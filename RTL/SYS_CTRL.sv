==> flow/design.v <==
module SYSTEM_CTRL #(parameter BYTE = 8) (
   input wire [((BYTE*2) - 1):0] ALU_OUT,
   input wire ALU_OUT_VLD,
   input wire [BYTE - 1:0] RX_P_DATA,
   input wire RX_D_VLD,
   input wire FIFO_FULL,
   input wire [BYTE - 1:0] RdData,
   input wire RdData_Valid,
   input wire CLK,
   input wire RST,
   output reg ALU_EN,
   output reg [3:0] ALU_FUN,
   output reg CLK_EN,
   output reg [3:0] Address,
   output reg WrEn, RdEn,
   output reg [BYTE - 1:0] WrData,
   output reg [BYTE - 1:0] TX_P_Data,
   output reg TX_D_VLD,
   output reg clk_div_en
);
reg [3:0] Address_seq;
typedef enum bit [3:0] {IDLE     = 'b0000,
                        ADD_W    = 'b0001,
                        ADD_R    = 'b0011,
                        DATA_W   = 'b0010,
                        DATA_R   = 'b0110,
                        Reg_WrA  = 'b0111,
                        Reg_WrB  = 'b0101,
                        ALU_FUNC = 'b0100,
                        RES_ALU  = 'b1100} state_e;
state_e next_state, current_state;
reg frame_flag;   
always@(posedge CLK, negedge RST)
begin
   if(!RST)
   begin
      current_state <= IDLE;
   end
   else 
   begin
      current_state <= next_state;
   end
end
always@(posedge CLK, negedge RST)
begin
if(!RST)
begin
Address_seq <=  'b0;
end
else if(current_state == ADD_W || current_state == ADD_R) 
begin
Address_seq <= Address;
end
end
always@(posedge CLK, negedge RST)
begin
   if(!RST)
      frame_flag <= 1'b0;   
   else if(current_state == RES_ALU && TX_D_VLD && frame_flag == 1'b0)
      frame_flag <= 1'b1;   
   else if(TX_D_VLD && frame_flag == 1'b1)
      frame_flag <= 1'b0;   
end
always@(*)
begin
   case(current_state)
      IDLE:
      begin
        if(RX_D_VLD)
        begin
           case(RX_P_DATA)
               'hAA: next_state = ADD_W;
               'hBB: next_state = ADD_R;
               'hCC: next_state = Reg_WrA;
               'hDD: next_state = ALU_FUNC;
               default: next_state = IDLE;
           endcase
        end
        else
        begin
           next_state = IDLE;
         end
      end
      ADD_W:
      begin
         if(RX_D_VLD)
         begin
            next_state = DATA_W;
         end
         else
         begin
            next_state = ADD_W;
         end
      end
      ADD_R:
      begin
         if(RX_D_VLD)
         begin
            next_state = DATA_R;
         end
         else
         begin
            next_state = ADD_R;
         end
      end
      DATA_W:
      begin
         if(RX_D_VLD)
         begin
            next_state = IDLE;
         end
         else
         begin
            next_state = DATA_W;
         end
      end
      DATA_R:
      begin
         if(RdData_Valid)
         begin
            if(!FIFO_FULL)
            begin
              next_state = IDLE;
            end
            else
            begin
              next_state = DATA_R;
            end
         end
         else
         begin
            next_state = DATA_R;
         end
      end
      Reg_WrA:
      begin
         if(RX_D_VLD)
         begin
            next_state = Reg_WrB;
         end
         else
         begin
            next_state = Reg_WrA;
         end
      end
      Reg_WrB:
      begin
         if(RX_D_VLD)
         begin
            next_state = ALU_FUNC;
         end
         else
         begin
            next_state = Reg_WrB;
         end
      end
      ALU_FUNC:
      begin
         if(RX_D_VLD)
         begin
            next_state = RES_ALU;
         end
         else
         begin
            next_state = ALU_FUNC;
         end
      end
      RES_ALU:
    begin
         if(ALU_OUT_VLD)
         begin
            if(!FIFO_FULL)
            begin
              if(frame_flag == 1'b1)
                next_state = IDLE;   
              else
                next_state = RES_ALU;   
            end
            else
            begin
              next_state = RES_ALU;
            end
         end
         else
         begin
            next_state = RES_ALU;
         end
      end
      default:
      begin
         next_state = IDLE;
      end
   endcase
end
always@(*)
begin
   ALU_EN = 'b0;
   ALU_FUN = 'b0;
   CLK_EN = 'b0;
   Address = Address_seq;
   WrEn = 'b0;
   RdEn = 'b0;
   WrData = 'b0;     
   TX_P_Data = 'b1;  
   TX_D_VLD = 'b0;
   clk_div_en = 'b1;
   case(current_state)
      IDLE:
      begin
         ALU_EN = 'b0;
         ALU_FUN = 'b0;
         CLK_EN = 'b0;
         Address = 'b0;
         WrEn = 'b0;
         RdEn = 'b0;
         WrData = 'b0;
         TX_P_Data = 'b0;
         TX_D_VLD = 'b0;
         clk_div_en = 'b1;
      end
      ADD_W:
      begin
         if(RX_D_VLD)
         begin
            Address = RX_P_DATA[3:0];
         end
      end
      ADD_R:
      begin
         if(RX_D_VLD)
         begin
            Address = RX_P_DATA[3:0];
            RdEn = 1'b1;
         end
      end
      DATA_W:
      begin
         if(RX_D_VLD)
         begin
            Address = Address_seq;
            WrData = RX_P_DATA;
            WrEn = 1'b1;
         end
      end
      DATA_R:
      begin
         if(RdData_Valid && !FIFO_FULL)
         begin
            TX_P_Data = RdData;
            TX_D_VLD = 1'b1;
         end
      end
      Reg_WrA:  
      begin
         if(RX_D_VLD)
         begin
            WrEn = 1'b1;
            Address = 'b0;
            WrData = RX_P_DATA;
         end
      end                 
      Reg_WrB:
      begin
         if(RX_D_VLD)
         begin
            WrEn = 1'b1;
            Address = 'b1;
            WrData = RX_P_DATA;
         end
      end
      ALU_FUNC: 
      begin
         CLK_EN = 1'b1;
         if(RX_D_VLD)
         begin
            ALU_FUN = RX_P_DATA[3:0];
            ALU_EN = 1'b1;
         end
      end
      RES_ALU:
     begin
     CLK_EN = 1'b1;
         if(ALU_OUT_VLD && !FIFO_FULL)
         begin
            if(frame_flag == 1'b0)
            begin
               TX_P_Data = ALU_OUT[7:0];   
               TX_D_VLD = 1'b1;
            end
            else
            begin
               TX_P_Data = ALU_OUT[15:8];   
               TX_D_VLD = 1'b1;
            end
         end
      end
   endcase
end
endmodule
# Tool chain data of SYSTEM_CTRL
# The steps from the RTL of SYSTEM_CTRL to its reports follow in flow order.
# Line numbers count from 1 in the design file above.
# The mark -- stands for no value.
# inputs
design	SYSTEM_CTRL
clock_port	CLK
library	sky130hd
corner	tt_025C_1v80

# Word-level counts
# Counts by Yosys on the flattened word-level netlist (proc, flatten, opt, wreduce; memories kept). Register bits leave out memories and registers merged into their read ports (data or address). Print and check cells are left out. Cells with the same type and inputs are merged into one.
# classes
multipliers	0
eq_ne	12
mux	36
n_reduce_logical	12
logic	1
add_sub_neg	0
shifts	0
cmp	0
div_mod_pow	0
# op_table
cell	count
8-bit 2-to-1 mux	5
4-bit case mux with 9-bit select	1
4-bit 2-to-1 mux	9
8-bit == test (second input constant)	4
8-bit case mux with 3-bit select	1
4-bit by 3-bit == test with 1-bit output (second input constant)	4
4-bit case mux with 4-bit select	1
3-bit case mux with 4-bit select	1
3-bit 2-to-1 mux	4
1-bit 2-to-1 mux	10
4-bit by 2-bit == test with 1-bit output (second input constant)	2
2-bit 2-to-1 mux	3
1-bit logical AND	5
2-bit OR reduction	2
4-bit by 1-bit == test with 1-bit output (second input constant)	1
4-bit == test (second input constant)	1
4-bit zero test	1
3-bit OR reduction	1
2-bit nonzero test	1
1-bit case mux with 2-bit select	1
1-bit logical OR	1
1-bit inverter	1
1-bit zero test	1
# bits
memories	0
clocked_rd_ports_x_width	0
input_bits	38
output_inout_bits	30
register_bits	9
elab_cells	64
latch_bits	0
mem_bits_ro	0
ramBits	0

# Longest topological paths
# Depth = most cells in a row (Yosys ltp): at word level without a register or memory, in the mapped netlist without a sequential cell, where the memories' decode and read muxes count.
# logic_depth
depth_word	7
abc_area	0
ltp_mapped	4
mapped_depth_nobuf	3

# After synthesis
# Source: synth_stat.txt of the flow (Yosys; design flattened, memories mapped). It holds for the ABC_AREA given above (unset counts as 0); a run with the other value may have another netlist.
# by_type
type	count	type_area_um2
sky130_fd_sc_hd__dfrtp_1	13	325.312
sky130_fd_sc_hd__mux2i_1	9	90.086
sky130_fd_sc_hd__and2_1	11	68.816
sky130_fd_sc_hd__o21ai_0	13	65.062
sky130_fd_sc_hd__mux2_2	5	56.304
sky130_fd_sc_hd__nand2_1	12	45.043
sky130_fd_sc_hd__and3_1	7	43.792
sky130_fd_sc_hd__and4bb_2	3	37.536
sky130_fd_sc_hd__a22o_2	3	30.029
sky130_fd_sc_hd__dfstp_2	1	26.275
sky130_fd_sc_hd__a21o_1	3	22.522
sky130_fd_sc_hd__nor2_1	6	22.522
sky130_fd_sc_hd__a31oi_4	1	21.27
sky130_fd_sc_hd__buf_2	4	20.019
sky130_fd_sc_hd__nand2b_1	2	12.512
sky130_fd_sc_hd__nor2b_1	2	12.512
sky130_fd_sc_hd__o22ai_1	2	12.512
sky130_fd_sc_hd__inv_1	3	11.261
# Other cell types: 16; their cells: 16.
# synth_totals
cells	116
area_mm2	0.001046
seqArea_mm2	0.0003516
ffs	14
buf_cells	5

# Worst setup path after synthesis
# Source: OpenSTA report_checks on the synthesized netlist (no wires, ideal clock, input and output delay 20% of the period each), path of least setup slack; recovery checks are left aside. Register names are those of the netlist, which keeps one name where synthesis merged equal registers.
# synth_path
path_kind	register to output
from	register (no name shown)
to	output Address[1]
output_delay_ns	0.392
clock_period_ns	1.96
t_first_pin_ns	0.000
path_stages	4
slack_ns	0.356
arrival_time_ns	1.212
path_buffers	0
delay_ns	1.212
required_ns	1.568
synth_period_reached_ns	1.604
# "delay_ns" is the arrival time less input delay plus setup time.
# At an output port there is no setup time.
# "path_stages" counts driving pins, that of a launching flip-flop among them; a cell with two outputs on the path counts twice.
# "synth_period_reached_ns" is the clock period less the worst setup slack; recovery checks do not enter. This is arithmetic on one report: input and output delays are still those of the set period (20% each).
# synth_via
cell_sequence	sky130_fd_sc_hd__dfrtp_1 -> sky130_fd_sc_hd__o41a_1 -> sky130_fd_sc_hd__a31oi_4 -> sky130_fd_sc_hd__a22o_2
# synth_lines
element	line_no	text
end: declaration	14	output reg [3:0] Address,
# Chain of elaborated cells between the ends: none given.

# Path in the finished layout
# Path of least setup slack in the final report of run A (OpenROAD, finished layout, wires in). Where an end is a register, its clock arrival counts in the times.
# layout_path
path_kind	register to output
from	register current_state
to	output Address[2]
path_buffers	2
required_ns	1.54
clock_period_ns	1.93
slack_ns	-0.16
output_delay_ns	0.39
arrival_time_ns	1.70
path_stages	6
t_first_pin_ns	0.29
# An end named without its bit number is one bit of that signal or, where synthesis recoded a state register, one of its new flip-flops.
# Between the ends stands the longest chain of elaborated cells between them, by number of cells; it is not shown to be the way that was timed. Of several equally long chains one is given.
# A line is the first line of the expression or statement that the cell stems from. Yosys adds cells for indexed reads and writes and turns some case tables into memories.
# layout_via
cell_sequence	sky130_fd_sc_hd__dfrtp_1 -> sky130_fd_sc_hd__o41a_1 -> sky130_fd_sc_hd__buf_6 -> sky130_fd_sc_hd__a31oi_4 -> sky130_fd_sc_hd__a22o_2 -> sky130_fd_sc_hd__buf_6
elab_chain_len	3
cone_cells	7
classes_between	4 x eq/ne; 1 x mux; 2 x reduce/logical
# layout_lines
element	line_no	text
start: declaration	31	state_e next_state, current_state;
start: assignment	37	current_state <= IDLE;
start: assignment	41	current_state <= next_state;
4-bit by 1-bit == test with 1-bit output	207	case(current_state)
2-bit OR reduction	--
4-bit case mux with 4-bit select	207
end: declaration	14	output reg [3:0] Address,

# 2 stored runs of SYSTEM_CTRL in the flow (synthesis by Yosys, layout by OpenROAD, sky130hd cells), in arbitrary order. Constraints: input delay and output delay 20% of the set period each, output load 0.01 pF.
# "achievedPeriod_ns": clock period set for the run, less the worst setup slack. It is reckoned from that one timing run; input and output delays stay at 20% of the period that was set.
# "worst_setup_path_time_ns": the worst setup path's part of the clock period (all of it between registers, 20% less for each end at a port) less its slack. A launch clock that arrives late makes it longer, a capture clock that arrives late makes it shorter.
# "fin_power_mw": no workload was simulated; the value follows from the tool's default switching activity.
# Settings: . = not set for that run.
# Results: . = not shown.
run	period_ns	CAP_MARGIN	CORE_MARGIN	CORE_UTILIZATION	SLEW_MARGIN	SETUP_SLACK_MARGIN	PLACE_DENSITY	CORE_ASPECT_RATIO	CELL_PAD_IN_SITES_GLOBAL_PLACEMENT	TNS_END_PERCENT	MAX_ROUTING_LAYER	worst_setup_slack_ns	fin_power_mw	stdcell_area_mm2	achievedPeriod_ns	fin_tns_ns	die_footprint_mm2	synth_area_mm2	worst_setup_path_time_ns	path_kind	final_util_pct
run A	1.93	20	2	40	20	.	.	.	.	.	.	-0.155	1.058	0.0019581	2.085	-0.924	0.0030399	0.001046	1.70	register to output	79.0
run B	1.34	30	2	60	20	0.11	0.88	0.52	0	65	met5	.	.	.	.	.	.	.	.	.	.
# Run B: no final report: floorplanning broke off with PDN-0185
