==> flow/design.v <==
module ClkDiv #(parameter width = 6)(
input wire i_ref_clk,
input wire i_rst_n,
input wire i_clk_en,
input wire [width - 1:0] i_div_ratio,
output reg o_div_clk
);
reg [width - 1:0] cyc_counter;
reg x_flag;
wire odd;
wire CLK_DIV_EN;
wire [width - 1:0] half_period;
wire [width - 1:0] half_period_plus;
reg output_clk;
assign odd = i_div_ratio[0];  
assign CLK_DIV_EN = (i_clk_en && (i_div_ratio != 'd0) && (i_div_ratio != 'd1));
assign half_period = (i_div_ratio >> 1);
assign half_period_plus = half_period + 'b1;
always @(*) begin
    if (CLK_DIV_EN)
        o_div_clk = output_clk;
    else
        o_div_clk = i_ref_clk;
end
always@(posedge i_ref_clk or negedge i_rst_n)
begin
if(!i_rst_n)
begin
output_clk  <= 'b0;
cyc_counter <= 'b0;
x_flag <= 'b0;
end
else if(CLK_DIV_EN && !odd && (cyc_counter == half_period - 1'b1))
begin
output_clk <= !output_clk;
cyc_counter <= 'b0;
end
else if (CLK_DIV_EN && odd && ((cyc_counter == half_period - 1'b1) && x_flag))
begin
output_clk <= !output_clk;
cyc_counter <= 'b0;
x_flag <= 1'b0;
end
else if(CLK_DIV_EN && odd && ((cyc_counter == half_period_plus - 1'b1) && !x_flag))
begin
output_clk <= !output_clk;
cyc_counter <= 'b0;
x_flag <= 1'b1;
end
else
begin
cyc_counter <= cyc_counter + 'b1;
end
end
endmodule
Reports on ClkDiv
Tool output for the design above, in the order of the flow.
Lines are those of the file above, counted from 1.
Cell names lack the library's common part.
A cell with -- has no value.
- top module: ClkDiv
- clock input: i_ref_clk
- library: sky130hd
- library corner: tt_025C_1v80

After elaboration
Counts by Yosys on the flattened word-level netlist (proc, flatten, opt, wreduce; memories kept). Register bits leave out memories and registers merged into their read ports (data or address). Print and check cells are left out. Cells with the same type and inputs are merged into one.
- memory cells at 0
- noted input bits: 9
- noted bits in registers: 8
- noted clocked read ports x word width: 0
- noted bits in writable memories: 0
- noted bits in read-only memories: 0
- bits in latches at 0
- $lt $le $gt $ge: 0
- multiply operators: 0
- noted bitwise operators: 1
- noted add/sub/neg operators: 4
- reductions and logical operators at 16
- divide/modulo/power cells: 0
- shift-type cells at 0
- muxes and demuxes: 9
- equality and inequality tests: 3
- operator list (kind ; count):
    6-bit 2-to-1 mux ; 3
    6-bit equality test ; 2
    1-bit logical AND ; 9
    5-bit by 1-bit adder with 6-bit output (second input constant) ; 1
    5-bit by 1-bit subtractor with 6-bit output (second input constant) ; 1
    6-bit by 1-bit adder with 6-bit output (second input constant) ; 1
    6-bit by 1-bit subtractor with 6-bit output (second input constant) ; 1
    6-bit by 1-bit inequality test with 1-bit output (second input constant) ; 1
    6-bit nonzero test ; 1
    1-bit 2-to-1 mux ; 6
    1-bit zero test ; 3
    3-bit nonzero test ; 1
    2-bit AND reduction ; 1
    2-bit nonzero test ; 1
    1-bit NOT ; 1

Longest topological paths
Yosys ltp: most cells in a row. Word level: on the elaborated netlist, between registers, memories and ports. Mapped: between sequential cells and ports; inverters and the memories' decode and read muxes count.
- noted depth after elaboration: 8
- ABC_AREA: 1
- noted depth in mapped cells: 12
- noted mapped depth without buffers: 12

After synthesis
Source: synth_stat.txt of the flow (Yosys; design flattened, memories mapped). It holds for the ABC_AREA given above (unset counts as 0); a run with the other value may have another netlist.
- area of sequential cells at 200.2 um^2
- cell area after synthesis at 719.4 um^2
- buffers: 0
- noted mapped flip-flops: 8
- noted mapped cells: 107
- cell types (cell ; count ; total area (um^2)):
    dfrtp_1 ; 8 ; 200.192
    nand2_1 ; 32 ; 120.115
    inv_1 ; 15 ; 56.304
    nand3_1 ; 10 ; 50.048
    nor2_1 ; 13 ; 48.797
    xnor2_1 ; 4 ; 35.034
    nand3_2 ; 3 ; 30.029
    xor2_1 ; 3 ; 26.275
    ha_1 ; 2 ; 25.024
    nor2_4 ; 2 ; 22.522
    nor3_2 ; 2 ; 20.019
    nand2_2 ; 3 ; 18.768
    nand3_4 ; 1 ; 17.517
    nor2_2 ; 2 ; 12.512
    o21ai_0 ; 2 ; 10.01
    inv_2 ; 2 ; 7.507
    o211ai_1 ; 1 ; 7.507
    nand4_1 ; 1 ; 6.256
    a21oi_1 ; 1 ; 5.005

## Implementation results

Top module ClkDiv; platform sky130hd; tools Yosys and OpenROAD; 2 stored runs in no particular order. Input and output delays are each 20% of the period that was set; the output load is 0.01 pF.
By "achieved clock period" is meant the clock period of the run minus its worst setup slack. This is arithmetic on one report: input and output delays are still those of the set period (20% each).
"worst path time" means the part of the period allowed to the worst setup path (the constraints hold back 20% at inputs and 20% at outputs) less its slack; where the path has registers, the arrival times of their clocks count too.
By "overall power" is meant OpenSTA's value without simulated activity: inputs other than the clock are taken to toggle once in ten clock periods, and the tool carries that through the logic.

Job 1
Settings were period_ns = 2.2; CORE_UTILIZATION = 59; SETUP_SLACK_MARGIN = 0.16; PLACE_DENSITY_LB_ADDON = 0.21; CELL_PAD_IN_SITES_GLOBAL_PLACEMENT = 2; TNS_END_PERCENT = 20; ABC_AREA = 1; SLEW_MARGIN = 40; MIN_ROUTING_LAYER = met2; CAP_MARGIN = 20; CORE_MARGIN = 2
- did not finish, placement stopped with FLW-0024

Job 2
Settings were period_ns = 1.22; CORE_UTILIZATION = 33; SETUP_SLACK_MARGIN = 0.25; PLACE_DENSITY_LB_ADDON = 0.23; HOLD_SLACK_MARGIN = -0.06; CORE_ASPECT_RATIO = 0.68; CORE_MARGIN = 7; CELL_PAD_IN_SITES_GLOBAL_PLACEMENT = 0; ABC_AREA = 0; CTS_CLUSTER_DIAMETER = 289; SLEW_MARGIN = 35; CAP_MARGIN = 20
- standard-cell area after routing at 944.7 um^2
- noted the die area: 3,019.1 um^2
- noted the worst path time: 1.59 ns
- kind of the worst setup path: register to register
- synthesis area at 548.0 um^2
- achieved clock period: 1.591 ns
- noted the overall power: 2.034 mW
- noted the utilization: 0.648
- noted the setup slack of the worst path: -0.371 ns
